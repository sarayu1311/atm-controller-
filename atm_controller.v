==> flow/design.v <==
`timescale 1ns / 1ps
module atm_controller(
    input card_in,
    input [3:0] pin,
    input [1:0] menu_select,
    input [20:0] amount_withdraw,
    input another_txn,
    input clk,
    input reset,
    output reg error_msg,
    output reg txn_success,
    output reg [20:0] balance_amount
);
    parameter idle = 4'b0000;
    parameter pin_verify = 4'b0001;
    parameter mainmenu = 4'b0010;
    parameter txn_complete = 4'b0011;
    parameter error = 4'b0100;
    parameter check_balance = 4'b0101;
    parameter cashwithdrawl = 4'b0110;
    reg [3:0] state, next_state;
    reg [1:0] count;
    reg [20:0] balance [2:0];   
    reg [3:0] pins [2:0];       
    initial begin
        balance[0] = 21'd10000;
        pins[0] = 4'b1001;  
        balance[1] = 21'd15000;
        pins[1] = 4'b1000;  
        balance[2] = 21'd20000;
        pins[2] = 4'b1010;  
        count = 0;
    end
    always @(posedge clk or posedge reset) begin
        if (reset) begin
            state <= idle;
            count <= 0;
            txn_success <= 0;
            error_msg <= 0;
        end else begin
            state <= next_state;
        end
    end
    always @(*) begin
        case (state)
            idle: 
                next_state = (card_in) ? pin_verify : idle;
            pin_verify: begin
                if ((pin == pins[0]) || (pin == pins[1]) || (pin == pins[2])) begin
                    next_state = mainmenu;
                    count = 0;
                end else if (count < 3) begin
                    next_state = pin_verify;
                end else begin
                    next_state = error;
                end
            end
            mainmenu: begin
                case (menu_select)
                    2'b00: next_state = check_balance;
                    2'b01: next_state = cashwithdrawl;
                    default: next_state = idle;
                endcase
            end
            cashwithdrawl: 
                next_state = txn_complete;
            check_balance: 
                next_state = txn_complete;
            txn_complete: 
                next_state = (another_txn) ? mainmenu : idle;
            error: 
                next_state = idle;
            default: 
                next_state = idle;
        endcase
    end
    always @(posedge clk) begin
        case (state)
            idle: begin
                txn_success <= 0;
                error_msg <= 0;
            end
            pin_verify: begin
                if ((pin == pins[0]) || (pin == pins[1]) || (pin == pins[2])) begin
                    txn_success <= 0;
                    error_msg <= 0;
                end else begin
                    txn_success <= 0;
                    error_msg <= 1;
                    count <= count + 1;
                end
            end
            mainmenu: begin
                txn_success <= 0;
                error_msg <= 0;
            end
            check_balance: begin
                txn_success <= 1;
                error_msg <= 0;
                if (pin == pins[0]) balance_amount <= balance[0];
                else if (pin == pins[1]) balance_amount <= balance[1];
                else if (pin == pins[2]) balance_amount <= balance[2];
            end
            cashwithdrawl: begin
                txn_success <= 1;
                error_msg <= 0;
                if (pin == pins[0] && balance[0] >= amount_withdraw) 
                    balance[0] <= balance[0] - amount_withdraw;
                else if (pin == pins[1] && balance[1] >= amount_withdraw) 
                    balance[1] <= balance[1] - amount_withdraw;
                else if (pin == pins[2] && balance[2] >= amount_withdraw) 
                    balance[2] <= balance[2] - amount_withdraw;
                else 
                    error_msg <= 1;   
                if (pin == pins[0]) balance_amount <= balance[0];
                else if (pin == pins[1]) balance_amount <= balance[1];
                else if (pin == pins[2]) balance_amount <= balance[2];
            end
            txn_complete: begin
                txn_success <= 0;
                error_msg <= 0;
            end
            error: begin
                txn_success <= 0;
                error_msg <= 1;
            end
            default: begin
                txn_success <= 0;
                error_msg <= 0;
            end
        endcase
    end
endmodule
# ---- From RTL to reports: atm_controller
# What the tools print for atm_controller, step after step.
# Lines are those of the file above, counted from 1.
# Library cell names are shortened.
# A cell with - has no value.
dict set report setup {
  design {atm_controller}
  clk_port {clk}
  lib {sky130hd}
  pvt_corner {tt_025C_1v80}
}

# ---- After elaboration
# Source: Yosys, flattened and elaborated. Widths are those after wreduce. Registers that Yosys merges into a memory's read port (data or address) are not register bits. Print and check cells do not count.
# Yosys's memory passes give these memory sizes; they may raise the number of words (mostly to a power of two), join words into wider ones and drop unused or constant bits.
dict set report bits {
  ff_bits 87
  latchBits 0
  ram_bits 0
  romBits 8
  clocked_rd_ports_x_width 0
  n_memories 1
  input_bits 31
  output_inout_bits 23
  wordCells 46
}
dict set report op_classes {
  addsub 3
  mul 0
  n_div 0
  cmp 3
  eq_ne 10
  shifts 0
  muxes 9
  bitwise 2
  n_reduce_logical 13
}
# name words word_bits read_ports wr line_no
set mem_list {}
lappend mem_list {pins 1 8 1 0 24} ;# reg [3:0] pins [2:0];
# operator n
set ops {}
lappend ops {{2-to-1 mux 21 bit} 4}
lappend ops {{subtractor 21 bit} 3}
lappend ops {{>= comparator 21 bit} 3}
lappend ops {{case mux 3 bit (select 5 bit)} 1}
lappend ops {{equality test 4 bit} 3}
lappend ops {{equality test 3 x 2 -> 1 bit with constant B} 2}
lappend ops {{equality test 3 bit with constant B} 2}
lappend ops {{case mux 3 bit (select 2 bit)} 1}
lappend ops {{AND reduction 2 bit} 2}
lappend ops {{inequality test 4 x 1 -> 1 bit with constant B} 1}
lappend ops {{zero test 4 bit} 1}
lappend ops {{AND reduction 4 bit} 1}
lappend ops {{2-to-1 mux 2 bit} 2}
lappend ops {{logical AND 1 bit} 3}
lappend ops {{equality test 3 x 1 -> 1 bit with constant B} 1}
lappend ops {{AND reduction 3 bit} 1}
lappend ops {{logical OR 1 bit} 2}
lappend ops {{inverter 1 bit} 2}
lappend ops {{equality test 2 x 1 -> 1 bit with constant B} 1}
lappend ops {{zero test 2 bit} 1}
lappend ops {{nonzero test 2 bit} 1}
lappend ops {{OR reduction 2 bit} 1}
lappend ops {{2-to-1 mux 1 bit} 1}

# ---- Longest topological paths
# Yosys ltp: most cells in a row. Word level: on the elaborated netlist, between registers, memories and ports. Mapped: between sequential cells and ports; inverters and the memories' decode and read muxes count.
dict set report logic_depth {
  depth_word 5
  ABC_AREA 0
  ltp_mapped 10
  mapped_depth_nobuf 10
}

# ---- Netlist
# Source: synth_stat.txt of the flow (Yosys; design flattened, memories mapped). It holds for the ABC_AREA given above (unset counts as 0); a run with the other value may have another netlist.
# Totals and module areas in this step are rounded.
dict set report synth_totals {
  mapped_cells 608
  synth_area_um2 6270
  sequential_area_um2 2670
  flip_flops 90
  buffers 14
}
# type n type_area_um2
set by_type {}
lappend by_type {edfxtp_1 84 2.52E+03}
lappend by_type {ha_1 63 788.256}
lappend by_type {xnor2_1 38 332.819}
lappend by_type {a21oi_1 64 320.307}
lappend by_type {mux2i_1 21 210.202}
lappend by_type {nor2_1 50 187.68}
lappend by_type {inv_1 43 161.405}
lappend by_type {a21o_1 20 150.144}
lappend by_type {o21ai_0 30 150.144}
lappend by_type {dfrtp_1 5 125.12}
lappend by_type {xor2_1 13 113.859}
lappend by_type {o21a_1 14 105.101}
lappend by_type {nand2_1 24 90.086}
lappend by_type {nand3_1 15 75.072}
lappend by_type {fa_1 3 60.058}
lappend by_type {nor2b_1 9 56.304}
lappend by_type {a31oi_1 7 43.792}
lappend by_type {nand4_1 7 43.792}
# Other cell types: 42; their cells: 98.

# ---- Path before layout
# Path of least setup slack by OpenSTA after synthesis, without wires, with an ideal clock, recovery checks aside; 20% of the period is set as input and as output delay. Where synthesis merged equal registers, the netlist keeps one of their names.
dict set report synth_path {
  path_kind {input -> register}
  from {input amount_withdraw[2]}
  to {register balance[1][0]}
  period_ns 4.69
  in_delay_ns 0.938
  setup_time_ns 0.428
  launch_ns 0.938
  t_arrival_ns 3.723
  required_ns 4.262
  setup_slack_ns 0.539
  delay_ns 3.213
  path_stages 9
  path_buffers 0
  period_less_setup_slack_ns 4.151
}
# "delay_ns" = arrival - input delay + setup time.
# "path_stages": output pins that drive a net of the path, with the launching flip-flop's if there is one; two outputs of one cell count as two.
# "period_less_setup_slack_ns" = period - worst setup slack (recovery checks aside). The figure is calculated, with input and output delays left at 20% of the set period.
# Between the ends stands the longest chain of elaborated cells between them, by number of cells; it is not shown to be the way that was timed. Of several equally long chains one is given.
# Each line given opens the expression or statement behind the cell; cells for indexed reads and writes are added by Yosys, which also makes memories of some case tables.
dict set report synth_between {
  path_cell_list {inv_1 ha_1 o21a_1 o31a_1 o211ai_1 nor2_1 a221o_1 a211oi_1 o21ai_0}
  elab_chain_len 4
  cone_cells 6
  cone_lines 2
  classes_between {compare (2); logic (1); reduce/logical (3)}
}
# item line_no
set synth_lines {}
lappend synth_lines {{start: declaration} 6} ;# input [20:0] amount_withdraw,
lappend synth_lines {{>= comparator 21 bit} 107} ;# if (pin == pins[0] && balance[0] >= amount_withdraw)
lappend synth_lines {{logical AND 1 bit} 107}
lappend synth_lines {{inverter 1 bit} -}
lappend synth_lines {{AND reduction 3 bit} -}
lappend synth_lines {{end: assignment} 110} ;# balance[1] <= balance[1] - amount_withdraw;
lappend synth_lines {{end: declaration} 23} ;# reg [20:0] balance [2:0];

# ---- Timing after layout
# From the final timing report of run A: the path of least setup slack in the routed layout; clock arrival at registers is part of the times.
dict set report layout_path {
  path_kind {input -> register}
  from {input amount_withdraw[0]}
  to {register balance[1][20]}
  period_ns 3.63
  in_delay_ns 0.73
  setup_time_ns 0.25
  launch_ns 0.73
  t_arrival_ns 3.48
  required_ns 3.74
  setup_slack_ns 0.26
  path_stages 10
  path_buffers 1
}
# Between the ends stands the longest chain of elaborated cells between them, by number of cells; it is not shown to be the way that was timed. Of several equally long chains one is given.
# Ways into the end's enable are left out, as the timed path ends at the data pin.
dict set report layout_between {
  path_cell_list {clkdlybuf4s50_1 ha_1 fa_1 nor2b_4 o31a_1 or4_1 a31o_1 a211o_1 nor4b_4 or3_1}
  elab_chain_len 1
  cone_cells 1
  cone_lines 1
  classes_between {add/sub (1)}
}
# item line_no
set layout_lines {}
lappend layout_lines {{start: declaration} 6} ;# input [20:0] amount_withdraw,
lappend layout_lines {{subtractor 21 bit} 110} ;# balance[1] <= balance[1] - amount_withdraw;
lappend layout_lines {{end: assignment} 110}
lappend layout_lines {{end: declaration} 23} ;# reg [20:0] balance [2:0];

--- measured runs ---
Module atm_controller, platform sky130hd: 2 stored runs of the flow (Yosys, OpenROAD) with differing settings, in no particular order. Input and output delays are each 20% of the period that was set; the output load is 0.01 pF.
"achieved_period_ns" means the clock period less the worst setup slack. The figure is calculated, with input and output delays left at 20% of the set period.
"worst_setup_path_time_ns": the worst setup path's part of the clock period (all of it between registers, 20% less for each end at a port) less its slack. A launch clock that arrives late makes it longer, a capture clock that arrives late makes it shorter.
"final_power_w" is the tool's figure for a default switching activity; nothing was simulated.
Measured values are rounded.

[flow] run A: files
==> flow/run.sh <==
#!/bin/bash
# the make line also repeats the synthesis and layout settings of config.mk as NAME=value (left out here)
make -C /OpenROAD-flow-scripts/flow DESIGN_CONFIG=/design/flow/config.mk WORK_HOME=/design/flow/orfs CLKGATE_MAP_FILE= finish
==> flow/config.mk <==
export PLATFORM = sky130hd
export DESIGN_NAME = atm_controller
export DESIGN_NICKNAME = atm_controller
export VERILOG_FILES = /design/flow/design.v
export SDC_FILE = /design/flow/constraint.sdc
export NUM_CORES = 4
export LEC_CHECK = 0
export CAP_MARGIN = 20
export CELL_PAD_IN_SITES_DETAIL_PLACEMENT = 1
export CELL_PAD_IN_SITES_GLOBAL_PLACEMENT = 1
export CORE_MARGIN = 7
export CORE_UTILIZATION = 44
export GPL_ROUTABILITY_DRIVEN = 1
export SLEW_MARGIN = 20
==> flow/constraint.sdc <==
create_clock -name core_clock -period 3.63 [get_ports {clk}]
set_input_delay 0.7260 -clock core_clock [delete_from_list [all_inputs] [get_ports {clk}]]
set_output_delay 0.7260 -clock core_clock [all_outputs]
set_load 0.01 [all_outputs]

[flow] run A: metrics
[metrics] design.die.area_um2 = 17800
[metrics] fin_tns_ns = 0.000
[metrics] fin_ws_ns = 0.263
[metrics] finish.stdcell_area_um2 = 7760
[metrics] hold_worst_slack_ns = 0.469
[metrics] achieved_period_ns = 3.367
[metrics] synthesis_area_um2 = 6270
[metrics] post_route_util_frac = 0.559
[metrics] final_power_w = 0.00255
[metrics] worst_setup_path_time_ns = 2.64
[metrics] critical_path_type = input -> register

[flow] run B: files
==> flow/run.sh <==
#!/bin/bash
# the make line also repeats the synthesis and layout settings of config.mk as NAME=value (left out here)
make -C /OpenROAD-flow-scripts/flow DESIGN_CONFIG=/design/flow/config.mk WORK_HOME=/design/flow/orfs CLKGATE_MAP_FILE= finish
==> flow/config.mk <==
export PLATFORM = sky130hd
export DESIGN_NAME = atm_controller
export DESIGN_NICKNAME = atm_controller
export VERILOG_FILES = /design/flow/design.v
export SDC_FILE = /design/flow/constraint.sdc
export NUM_CORES = 4
export LEC_CHECK = 0
export CAP_MARGIN = 20
export CELL_PAD_IN_SITES_DETAIL_PLACEMENT = 2
export CELL_PAD_IN_SITES_GLOBAL_PLACEMENT = 1
export CORE_MARGIN = 2
export CORE_UTILIZATION = 72
export CTS_CLUSTER_DIAMETER = 234
export MAX_ROUTING_LAYER = met5
export PLACE_DENSITY_LB_ADDON = 0.02
export SETUP_SLACK_MARGIN = 1.57
export SLEW_MARGIN = 5
export TNS_END_PERCENT = 60
==> flow/constraint.sdc <==
create_clock -name core_clock -period 5.7 [get_ports {clk}]
set_input_delay 1.1400 -clock core_clock [delete_from_list [all_inputs] [get_ports {clk}]]
set_output_delay 1.1400 -clock core_clock [all_outputs]
set_load 0.01 [all_outputs]

[flow] run B: stopped before the end: placement reported FLW-0024
--- end ---
